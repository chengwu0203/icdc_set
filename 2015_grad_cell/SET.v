==> flow/design.v <==
module SET ( clk , rst, en, central, radius, mode, busy, valid, candidate );
parameter [3:0] IDLE = 'h0;
parameter [3:0] PROCESS_0 = 'h1;
parameter [3:0] PROCESS_1 = 'h2;
parameter [3:0] PROCESS_2 = 'h3;
parameter [3:0] PROCESS_3 = 'h4;
parameter [3:0] PROCESS_4 = 'h5;
parameter [3:0] DONE = 'h6;
input clk, rst;
input en;
input [23:0] central;
input [11:0] radius;
input [1:0] mode;
output reg busy;
output reg valid;
output reg [7:0] candidate;
reg [3:0] CState, NState;
reg [3:0] x_axis, y_axis;
wire in_circle;
reg in_A, in_B,in_C;
reg [3:0] x, y, r;
check U0( .c_x(x), .c_y(y), .r(r), .x_axis(x_axis), .y_axis(y_axis), .in_circle(in_circle));
always@(posedge clk or posedge rst)begin
    if(rst) CState <= IDLE;
    else    CState <= NState;
end
always@(*)begin
    case(CState)
        IDLE:begin
            if(en)  NState <= PROCESS_0;
            else    NState <= IDLE;
        end
        PROCESS_0:  NState <= PROCESS_1;
        PROCESS_1:  NState <= PROCESS_2;
        PROCESS_2:  NState <= PROCESS_3;
        PROCESS_3:  NState <= PROCESS_4;
        PROCESS_4:begin
            if((x_axis == 'h8)&&(y_axis == 'h8))    NState <= DONE;
            else                                    NState <= PROCESS_0;
        end
        default:begin
            NState <= IDLE;
        end
    endcase
end
always@(posedge clk or posedge rst)begin
    if(rst)begin
        x_axis <= 'h1;
        y_axis <='h1;
        busy <= 'h0;
        valid <= 'h0;
        candidate <= 'h0;
    end
    else begin
        case(CState)
            IDLE:begin
                busy <= 'h0;
                valid <= 'h0;
                candidate <= 'h0;
            end
            PROCESS_0:begin
                {x,y,r} <= {central[23:16],radius[11:8]};
            end
            PROCESS_1:begin
                in_A <= in_circle;
                {x,y,r} <= {central[15:8],radius[7:4]};
            end
            PROCESS_2:begin
                in_B <= in_circle;
                {x,y,r} <= {central[7:0],radius[3:0]};
            end
            PROCESS_3:begin
                in_C <= in_circle;
            end
            PROCESS_4:begin
                if(x_axis < 'h8)begin
                    x_axis <= x_axis + 'h1;
                end
                else begin
                    x_axis <= 'h1;
                    if(y_axis < 'h8)begin
                        y_axis <= y_axis + 'h1;
                    end
                    else begin
                        y_axis <= 'h1;
                    end
                end
                case(mode)
                    'h0:    candidate <= candidate + in_A;
                    'h1:    candidate <= candidate + (in_A & in_B);
                    'h2:    candidate <= candidate + (in_A ^ in_B);
                    default:begin
                        case({in_A,in_B,in_C})
                            3'b011: candidate <= candidate + 'h1;
                            3'b101: candidate <= candidate + 'h1;
                            3'b110: candidate <= candidate + 'h1;
                            default:candidate <= candidate;
                        endcase
                    end
                endcase
            end
            DONE:begin
                busy <= 'h1;
                valid <= 'h1;
                candidate <= candidate;
            end
            default:begin
                busy <= 'h0;
                valid <= 'h0;
                candidate <= 'h0;
            end
        endcase
    end
end
endmodule
module check( c_x, c_y, r, x_axis, y_axis, in_circle);
input [3:0] c_x, c_y, r;
input [3:0] x_axis, y_axis;
output in_circle;
wire [3:0] ax, ay;
wire [8:0] distance;
wire [7:0] pow2_r;
assign ax = (c_x > x_axis) ? (c_x - x_axis) : (x_axis - c_x);
assign ay = (c_y > y_axis) ? (c_y - y_axis) : (y_axis - c_y);
assign distance = ( ax * ax ) + ( ay * ay );
assign pow2_r = (r * r);
assign in_circle = (pow2_r >= distance) ? ('h1) : ('h0);
endmodule
== Tool chain data of SET ==
Tool output for the design above, in the order of the flow.
Lines are those of the file above, counted from 1.
The mark - stands for no value.
Inputs
  design top: SET
  clock: clk
  library: sky130hd
  corner: tt_025C_1v80

== Elaborated design ==
Source: Yosys, flattened and elaborated, memories not mapped. Widths are those after wreduce. Registers that Yosys merges into a memory's read port (data or address) are not register bits. Print and check cells do not count. Equal cells are merged and count once.
Bit counts
  bits in registers: 36
  input bits: 41
  cells after elaboration: 77
  output and inout port bits: 10
Cells by class
  order comparisons: 5
  multiply operators: 3
  bitwise logic cells: 5
  equal/unequal tests: 14
  reduce/logical cells: 13
  muxes and demuxes: 15
  add/sub/neg operators: 11
Operators by type and width (number)
  multiplier 4 x 4 -> 8 bit: 3
  parallel mux 4 bit (select 3 bit): 3
  adder 8 x 1 -> 8 bit: 3
  parallel mux 8 bit (select 3 bit): 1
  parallel mux 4 bit (select 6 bit): 1
  subtractor 4 bit: 4
  parallel mux 8 bit (select 2 bit): 1
  2-to-1 mux 4 bit: 4
  AND reduction 2 bit: 6
  == test 4 x 3 -> 1 bit (second input constant): 3
  OR reduction 5 bit: 2
  >= comparator 8 x 9 -> 1 bit: 1
  adder 9 bit: 1
  adder 4 x 1 -> 4 bit (second input constant): 2
  == test 4 x 2 -> 1 bit (second input constant): 2
  > comparator 4 bit: 2
  < comparator 4 bit (second input constant): 2
  == test 4 bit (second input constant): 2
  adder 8 x 1 -> 8 bit (second input constant): 1
  2-to-1 mux 8 bit: 1
  == test 3 bit (second input constant): 2
  inequality test 5 bit (second input constant): 1
  == test 4 x 1 -> 1 bit (second input constant): 1
  zero test 4 bit: 1
  NOT 1 bit: 3
  == test 3 x 2 -> 1 bit (second input constant): 1
  nonzero test 3 bit: 1
  OR reduction 3 bit: 1
Not listed: further kinds 9, cells in them 10.

== Depth ==
Yosys ltp: most cells in a row. Word level: on the elaborated netlist, between registers, memories and ports. Mapped: between sequential cells and ports; inverters and the memories' decode and read muxes count.
Logic depth
  word-level depth: 6
  ABC_AREA: 0
  depth in mapped cells: 25
  depth with buffers taken out: 24

== After synthesis ==
Yosys stat after the flow's synthesis: flattened, memories mapped to cells. It holds for the ABC_AREA given above (unset counts as 0); a run with the other value may have another netlist.
Cells by type
  sky130_fd_sc_hd__ha_1: number 48, total area 600.576 um^2
  sky130_fd_sc_hd__dfrtp_1: number 21, total area 525.504 um^2
  sky130_fd_sc_hd__edfxtp_1: number 15, total area 450.432 um^2
  sky130_fd_sc_hd__nand2_1: number 57, total area 213.955 um^2
  sky130_fd_sc_hd__fa_1: number 7, total area 140.134 um^2
  sky130_fd_sc_hd__inv_1: number 37, total area 138.883 um^2
  sky130_fd_sc_hd__mux2i_1: number 12, total area 120.115 um^2
  sky130_fd_sc_hd__a21oi_1: number 21, total area 105.101 um^2
  sky130_fd_sc_hd__a22oi_1: number 13, total area 97.594 um^2
  sky130_fd_sc_hd__nor2_1: number 26, total area 97.594 um^2
  sky130_fd_sc_hd__xnor2_1: number 11, total area 96.342 um^2
  sky130_fd_sc_hd__dfstp_2: number 3, total area 78.826 um^2
  sky130_fd_sc_hd__nor2b_1: number 10, total area 62.56 um^2
  sky130_fd_sc_hd__nand3_1: number 10, total area 50.048 um^2
  sky130_fd_sc_hd__a21o_1: number 6, total area 45.043 um^2
  sky130_fd_sc_hd__and2_1: number 7, total area 43.792 um^2
  sky130_fd_sc_hd__nand3b_1: number 5, total area 37.536 um^2
  sky130_fd_sc_hd__o31ai_1: number 5, total area 37.536 um^2
Other cell types: 32; their cells: 66.
Mapped netlist
  sequential part of the area: 1054.8 um^2
  chip area (Yosys): 3427.0 um^2
  standard cells after synthesis: 380
  buffers: 11
  flip-flops: 39
By module: a second synthesis without flattening, with its own total; a netlist apart from the flattened one above.
Unflattened totals
  cells (unflattened synthesis): 403
  area (unflattened synthesis): 3703.6 um^2
Rows give one instance, submodules left out.
Modules
  SET: cells 185, area 1928.1 um^2, sequential area 1054.8 um^2, times used 1
  check: cells 218, area 1775.5 um^2, sequential area 0.0 um^2, times used 1

== Timing after synthesis ==
Path of least setup slack by OpenSTA after synthesis, without wires, with an ideal clock, recovery checks aside; 20% of the period is set as input and as output delay. Where synthesis merged equal registers, the netlist keeps one of their names.
Timing after synthesis
  path type: register to register
  start: reg x_axis[0]
  end: reg in_A
  launch time at the first pin: 0.000 ns
  data required time: 7.937 ns
  delay of the path: 4.637 ns
  period: 8.15 ns
  driving pins on the path: 22
  library setup time: 0.213 ns
  slack: 3.513 ns
  arrival time: 4.424 ns
  buffers on the path: 1
  period reached after synthesis: 4.637 ns
"delay of the path" is the arrival time less input delay plus setup time.
"driving pins on the path": output pins that drive a net of the path, with the launching flip-flop's if there is one; two outputs of one cell count as two.
"period reached after synthesis" is the clock period less the worst setup slack; recovery checks do not enter. This is arithmetic on one report: input and output delays are still those of the set period (20% each).
Between the ends stands the longest chain of elaborated cells between them, by number of cells; it is not shown to be the way that was timed. Of several equally long chains one is given.
A line is the first line of the expression or statement that the cell stems from. Yosys adds cells for indexed reads and writes and turns some case tables into memories.
At most two assigning lines are given for a register; there are more.
Between the ends, after synthesis
  cell sequence: sky130_fd_sc_hd__dfstp_2 -> sky130_fd_sc_hd__ha_1 -> sky130_fd_sc_hd__inv_1 -> sky130_fd_sc_hd__fa_1 -> sky130_fd_sc_hd__nand3_1 -> sky130_fd_sc_hd__and2_1 -> sky130_fd_sc_hd__buf_6 -> sky130_fd_sc_hd__a31oi_1 -> sky130_fd_sc_hd__mux2i_1 -> sky130_fd_sc_hd__a21oi_2 -> sky130_fd_sc_hd__or3b_1 -> sky130_fd_sc_hd__fa_1 -> sky130_fd_sc_hd__inv_1 -> sky130_fd_sc_hd__ha_1 -> sky130_fd_sc_hd__a21o_1 -> sky130_fd_sc_hd__a21oi_1 -> sky130_fd_sc_hd__o21bai_1 -> sky130_fd_sc_hd__a21oi_1 -> sky130_fd_sc_hd__xor2_1 -> sky130_fd_sc_hd__ha_1 -> sky130_fd_sc_hd__o2111ai_1 -> sky130_fd_sc_hd__a221oi_1
  cells in the longest elaborated chain: 6
  elaborated cells on any way between the ends: 8
  source lines of those cells: 3
  those cells by class: add/sub (3); mul (1); compare (2); mux (2)
Ends and longest elaborated chain, after synthesis
  from (decl): RTL line 18  | reg [3:0] x_axis, y_axis;
  from (assign): RTL line 48  | x_axis <= 'h1;
  from (assign): RTL line 77  | x_axis <= x_axis + 'h1;
  subtractor 4 bit: RTL line 123  | assign ax = (c_x > x_axis) ? (c_x - x_axis) : (x_axis - c_x);
  2-to-1 mux 4 bit: RTL line 123
  multiplier 4 x 4 -> 8 bit: RTL line 125  | assign distance = ( ax * ax ) + ( ay * ay );
  adder 9 bit: RTL line 125
  >= comparator 8 x 9 -> 1 bit: RTL line 127  | assign in_circle = (pow2_r >= distance) ? ('h1) : ('h0);
  2-to-1 mux 1 bit: RTL line 127
  to (assign): RTL line 65  | in_A <= in_circle;
  to (decl): RTL line 20  | reg in_A, in_B,in_C;

== Timing after layout ==
Path of least setup slack in the final report of run 1 (OpenROAD, finished layout, wires in). Where an end is a register, its clock arrival counts in the times.
Timing after layout
  path type: register to register
  start: reg y_axis[0]
  end: reg in_C
  buffers on the path: 1
  arrival time: 4.69 ns
  driving pins on the path: 22
  slack: 0.18 ns
  period: 4.83 ns
  launch time at the first pin: 0.29 ns
  data required time: 4.87 ns
  library setup time: 0.25 ns
Between the ends stands the longest chain of elaborated cells between them, by number of cells; it is not shown to be the way that was timed. Of several equally long chains one is given.
At most two assigning lines are given for a register; there are more.
Between the ends, after layout
  cell sequence: sky130_fd_sc_hd__dfstp_2 -> sky130_fd_sc_hd__ha_4 -> sky130_fd_sc_hd__inv_1 -> sky130_fd_sc_hd__fa_2 -> sky130_fd_sc_hd__nand3_2 -> sky130_fd_sc_hd__and2_4 -> sky130_fd_sc_hd__buf_4 -> sky130_fd_sc_hd__mux2_4 -> sky130_fd_sc_hd__mux2i_1 -> sky130_fd_sc_hd__nor2_1 -> sky130_fd_sc_hd__ha_1 -> sky130_fd_sc_hd__a21oi_1 -> sky130_fd_sc_hd__xnor2_1 -> sky130_fd_sc_hd__ha_1 -> sky130_fd_sc_hd__inv_1 -> sky130_fd_sc_hd__nor2_1 -> sky130_fd_sc_hd__nor2_1 -> sky130_fd_sc_hd__xnor2_1 -> sky130_fd_sc_hd__ha_1 -> sky130_fd_sc_hd__a21o_1 -> sky130_fd_sc_hd__a21oi_1 -> sky130_fd_sc_hd__a221oi_2
  cells in the longest elaborated chain: 6
  elaborated cells on any way between the ends: 8
  source lines of those cells: 3
  those cells by class: add/sub (3); mul (1); compare (2); mux (2)
Ends and longest elaborated chain, after layout
  from (decl): RTL line 18  | reg [3:0] x_axis, y_axis;
  from (assign): RTL line 49  | y_axis <='h1;
  from (assign): RTL line 82  | y_axis <= y_axis + 'h1;
  subtractor 4 bit: RTL line 124  | assign ay = (c_y > y_axis) ? (c_y - y_axis) : (y_axis - c_y);
  2-to-1 mux 4 bit: RTL line 124
  multiplier 4 x 4 -> 8 bit: RTL line 125  | assign distance = ( ax * ax ) + ( ay * ay );
  adder 9 bit: RTL line 125
  >= comparator 8 x 9 -> 1 bit: RTL line 127  | assign in_circle = (pow2_r >= distance) ? ('h1) : ('h0);
  2-to-1 mux 1 bit: RTL line 127
  to (assign): RTL line 73  | in_C <= in_circle;
  to (decl): RTL line 20  | reg in_A, in_B,in_C;

Subject: flow runs of SET

Hi,

2 stored runs of SET in the flow (synthesis by Yosys, layout by OpenROAD, sky130hd cells), in arbitrary order. Constraints: input delay and output delay 20% of the set period each, output load 0.01 pF.
"achieved clock period" means the clock period less the worst setup slack. The figure is calculated, with input and output delays left at 20% of the set period.
By "worst setup path time" is meant the share of the clock period that the worst setup path is allowed (20% is reserved at inputs, 20% at outputs), minus its slack. Clock arrival times at its registers enter into it.
"power" rests on the timing tool's default activity at the inputs, not on a simulated workload.

Run 1
==> flow/run.sh <==
#!/bin/bash
# the make line also repeats the synthesis and layout settings of config.mk as NAME=value (left out here)
make -C /OpenROAD-flow-scripts/flow DESIGN_CONFIG=/design/flow/config.mk WORK_HOME=/design/flow/orfs CLKGATE_MAP_FILE= finish
==> flow/config.mk <==
export PLATFORM = sky130hd
export DESIGN_NAME = SET
export DESIGN_NICKNAME = SET
export VERILOG_FILES = /design/flow/design.v
export SDC_FILE = /design/flow/constraint.sdc
export NUM_CORES = 4
export LEC_CHECK = 0
export CAP_MARGIN = 20
export CORE_MARGIN = 2
export CORE_UTILIZATION = 48
export SLEW_MARGIN = 20
==> flow/constraint.sdc <==
create_clock -name core_clock -period 4.83 [get_ports {clk}]
set_input_delay 0.9660 -clock core_clock [delete_from_list [all_inputs] [get_ports {clk}]]
set_output_delay 0.9660 -clock core_clock [all_outputs]
set_load 0.01 [all_outputs]

==> results of run 1 <==
chip area after synthesis (Yosys): 3427.0 um^2
die area: 7831.4 um^2
utilization: 62.7%
worst setup slack after layout: 0.181 ns
total negative slack: 0.000 ns
worst hold slack: 0.388 ns
power: 602.6 µW
achieved clock period: 4.649 ns
worst setup path time: 4.65 ns
worst setup path kind: register to register

Run 2
==> flow/run.sh <==
#!/bin/bash
# the make line also repeats the synthesis and layout settings of config.mk as NAME=value (left out here)
make -C /OpenROAD-flow-scripts/flow DESIGN_CONFIG=/design/flow/config.mk WORK_HOME=/design/flow/orfs CLKGATE_MAP_FILE= finish
==> flow/config.mk <==
export PLATFORM = sky130hd
export DESIGN_NAME = SET
export DESIGN_NICKNAME = SET
export VERILOG_FILES = /design/flow/design.v
export SDC_FILE = /design/flow/constraint.sdc
export NUM_CORES = 4
export LEC_CHECK = 0
export CAP_MARGIN = 20
export CELL_PAD_IN_SITES_DETAIL_PLACEMENT = 1
export CELL_PAD_IN_SITES_GLOBAL_PLACEMENT = 0
export CORE_MARGIN = 2
export CORE_UTILIZATION = 22
export CTS_CLUSTER_DIAMETER = 52
export CTS_CLUSTER_SIZE = 28
export GPL_ROUTABILITY_DRIVEN = 0
export GPL_TIMING_DRIVEN = 0
export MAX_ROUTING_LAYER = met4
export PLACE_DENSITY = 0.87
export SETUP_SLACK_MARGIN = 0.93
export SLEW_MARGIN = 15
export TNS_END_PERCENT = 65
==> flow/constraint.sdc <==
create_clock -name core_clock -period 3.8 [get_ports {clk}]
set_input_delay 0.7600 -clock core_clock [delete_from_list [all_inputs] [get_ports {clk}]]
set_output_delay 0.7600 -clock core_clock [all_outputs]
set_load 0.01 [all_outputs]

==> results of run 2 <==
chip area after synthesis (Yosys): 3427.0 um^2
die area: 16592.0 um^2
utilization: 31.4%
worst setup slack after layout: -1.123 ns
total negative slack: -3.368 ns
worst hold slack: 0.382 ns
power: 953.6 µW
achieved clock period: 4.923 ns
worst setup path time: 4.92 ns
worst setup path kind: register to register

Regards
